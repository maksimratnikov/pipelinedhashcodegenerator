==> flow/design.v <==
module triple_register 
        #(
        parameter p_width=8
        )
    (
        input                       clk,
        input                       rstN,
        input  [p_width-1:0]        inpdata_1,
                                    inpdata_2,
                                    inpdata_3,
        output logic [p_width-1:0]  outp_data_1,
                                    outp_data_2,
                                    outp_data_3
        );
logic   [p_width-1:0]     register_1, register_2, register_3;
assign outp_data_1 = register_1;
assign outp_data_2 = register_2;
assign outp_data_3 = register_3;
always_ff @ (posedge clk)
    if (!rstN)
        begin
            register_1 <= '0;
            register_2 <= '1;
        end
    else
        begin
            register_1 <= inpdata_1;
            register_2 <= inpdata_2;
            register_3 <= inpdata_3;
        end
endmodule
module triple_register_we
        #(
        parameter p_width=8
        )
    (
        input                       clk,
        input                       rstN,
        input                       we,
        input  [p_width-1:0]        inpdata_1,
                                    inpdata_2,
                                    inpdata_3,
        output logic [p_width-1:0]  outp_data_1,
                                    outp_data_2,
                                    outp_data_3
        );
logic   [p_width-1:0]     register_1, register_2, register_3;
assign outp_data_1 = register_1;
assign outp_data_2 = register_2;
assign outp_data_3 = register_3;
always_ff @ (posedge clk)
    if (!rstN)
        begin
            register_1 <= '0;
            register_2 <= '1;
        end
    else
        begin
            register_1 <= inpdata_1;
            register_2 <= inpdata_2;
            register_3 <= inpdata_3;
        end
endmodule
# Reports on triple_register_we
# What the tools print for triple_register_we, step after step.
# Lines are those of the file above, counted from 1.
# Operators: Yosys type, input widths -> output width; for muxes data width and select width s.
# Not given: --
# design
design	triple_register_we
clock_port	clk
cell_library	sky130hd
pvt_corner	tt_025C_1v80

# Word-level counts
# Source: Yosys, flattened and elaborated, memories not mapped. Widths are those after wreduce; folded enables and synchronous resets count as part of the registers. Registers that Yosys merges into a memory's read port (data or address) are not register bits. Print and check cells do not count. Equal cells are merged and count once.
# word_totals
word_cells	3
regBits	24
input_bits	27
output_inout_bits	24

# Depth
# Depth = most cells in a row (Yosys ltp): at word level without a register or memory, in the mapped netlist without a sequential cell, where the memories' decode and read muxes count.
# depth
word_depth	0
ABC_AREA	0
ltp_mapped	2
ltp_nobuf	1

# Synthesis result
# Source: synth_stat.txt of the flow (Yosys; design flattened, memories mapped). It holds for the ABC_AREA given above (unset counts as 0); a run with the other value may have another netlist.
# by_type
type	n	type_area_um2
sky130_fd_sc_hd__dfxtp_1	16	320.307
sky130_fd_sc_hd__edfxtp_1	8	240.23
sky130_fd_sc_hd__and2_1	8	50.048
sky130_fd_sc_hd__or2b_1	4	30.029
sky130_fd_sc_hd__nand2b_1	4	25.024
sky130_fd_sc_hd__buf_4	1	7.507
# mapped
area_um2	673.1
n_buf	1
sequential_area_um2	560.5
mapped_cells	41
flip_flops	24

# Worst setup path after synthesis
# Source: OpenSTA report_checks on the synthesized netlist (no wires, ideal clock, input and output delay 20% of the period each), path of least setup slack; recovery checks are left aside. Register names are those of the netlist, which keeps one name where synthesis merged equal registers.
# synth_timing
path_type	flip-flop to output port
from	reg register_3[0]
to	out outp_data_3[0]
setup_slack_ns	0.109
period_ns	0.629
stages	1
t_first_pin_ns	0.000
n_path_buf	0
arrival_ns	0.394
out_delay_ns	0.126
path_delay_ns	0.394
synth_period_reached_ns	0.52
# "path_delay_ns" is the arrival time less input delay plus setup time.
# At an output port there is no setup time.
# "stages": output pins that drive a net of the path, with the launching flip-flop's if there is one; two outputs of one cell count as two.
# "synth_period_reached_ns" = period - worst setup slack (recovery checks aside). The figure is calculated, with input and output delays left at 20% of the set period.
# synth_via
cell_sequence	sky130_fd_sc_hd__edfxtp_1
elab_chain_cells	0
cells_between	0
cone_lines	0
# synth_rtl
element	line_no	rtl
start: declaration	47	logic   [p_width-1:0]     register_1, register_2, register_3;
start: assignment	61	register_3 <= inpdata_3;
end: declaration	45	outp_data_3

# Worst path after layout
# Path of least setup slack in the final report of run 2 (OpenROAD, finished layout, wires in). Where an end is a register, its clock arrival counts in the times.
# layout_timing
path_type	flip-flop to output port
from	reg register_3[1]
to	out outp_data_3[1]
n_path_buf	1
t_first_pin_ns	0.30
setup_slack_ns	-0.61
period_ns	0.291
stages	2
arrival_ns	0.84
out_delay_ns	0.06
# layout_via
cell_sequence	sky130_fd_sc_hd__edfxtp_1 > sky130_fd_sc_hd__buf_2
elab_chain_cells	0
cells_between	0
cone_lines	0
# layout_rtl
element	line_no	rtl
start: declaration	47	logic   [p_width-1:0]     register_1, register_2, register_3;
start: assignment	61	register_3 <= inpdata_3;
end: declaration	45	outp_data_3

# Flow runs of triple_register_we

Measured results for triple_register_we: 2 stored runs of the Yosys and OpenROAD flow on sky130hd. The settings differ; the order carries no meaning. The constraints put input and output delay at 20% of the set period each and load the outputs with 0.01 pF.
By "timing.achieved_period_ns" is meant the clock period of the run minus its worst setup slack. This is arithmetic on one report: input and output delays are still those of the set period (20% each).
By "critical_path_time_ns" is meant the share of the clock period that the worst setup path is allowed (20% is reserved at inputs, 20% at outputs), minus its slack. Clock arrival times at its registers enter into it.
"total_power_uw": no workload was simulated; the value follows from the tool's default switching activity.

Run 1, flow files:
==> flow/run.sh <==
#!/bin/bash
# the make line also repeats the synthesis and layout settings of config.mk as NAME=value (left out here)
make -C /OpenROAD-flow-scripts/flow DESIGN_CONFIG=/design/flow/config.mk WORK_HOME=/design/flow/orfs CLKGATE_MAP_FILE= finish
==> flow/config.mk <==
export PLATFORM = sky130hd
export DESIGN_NAME = triple_register_we
export DESIGN_NICKNAME = triple_register_we
export VERILOG_FILES = /design/flow/design.v
export SDC_FILE = /design/flow/constraint.sdc
export NUM_CORES = 4
export LEC_CHECK = 0
export CAP_MARGIN = 35
export CELL_PAD_IN_SITES_DETAIL_PLACEMENT = 0
export CELL_PAD_IN_SITES_GLOBAL_PLACEMENT = 3
export CORE_MARGIN = 8
export CORE_UTILIZATION = 62
export CTS_CLUSTER_DIAMETER = 303
export CTS_CLUSTER_SIZE = 84
export GPL_ROUTABILITY_DRIVEN = 0
export GPL_TIMING_DRIVEN = 1
export MIN_ROUTING_LAYER = met1
export PLACE_DENSITY = 0.84
export SETUP_SLACK_MARGIN = 0.03
export SLEW_MARGIN = 20
export TNS_END_PERCENT = 25
==> flow/constraint.sdc <==
create_clock -name core_clock -period 0.304 [get_ports {clk}]
set_input_delay 0.0608 -clock core_clock [delete_from_list [all_inputs] [get_ports {clk}]]
set_output_delay 0.0608 -clock core_clock [all_outputs]
set_load 0.01 [all_outputs]

Run 1: did not finish, placement stopped with GPL-0301

Run 2, flow files:
==> flow/run.sh <==
#!/bin/bash
# the make line also repeats the synthesis and layout settings of config.mk as NAME=value (left out here)
make -C /OpenROAD-flow-scripts/flow DESIGN_CONFIG=/design/flow/config.mk WORK_HOME=/design/flow/orfs CLKGATE_MAP_FILE= finish
==> flow/config.mk <==
export PLATFORM = sky130hd
export DESIGN_NAME = triple_register_we
export DESIGN_NICKNAME = triple_register_we
export VERILOG_FILES = /design/flow/design.v
export SDC_FILE = /design/flow/constraint.sdc
export NUM_CORES = 4
export LEC_CHECK = 0
export CAP_MARGIN = 20
export CORE_MARGIN = 2
export CORE_UTILIZATION = 40
export SLEW_MARGIN = 20
==> flow/constraint.sdc <==
create_clock -name core_clock -period 0.291 [get_ports {clk}]
set_input_delay 0.0582 -clock core_clock [delete_from_list [all_inputs] [get_ports {clk}]]
set_output_delay 0.0582 -clock core_clock [all_outputs]
set_load 0.01 [all_outputs]

==> results of run 2, as CSV <==
result,value
timing.achieved_period_ns,0.897
critical_path_time_ns,0.84
critical_path_type,"flip-flop to output port"
design.die.area_um2,2026.8
hold_ws_ns,0.023
layout_stdcell_area_um2,1226.2
yosys_chip_area_um2,673.1
finish.utilization_pct,79.5
worst_setup_slack_ns,-0.606
total_power_uw,6326
tns_ns,-13.070
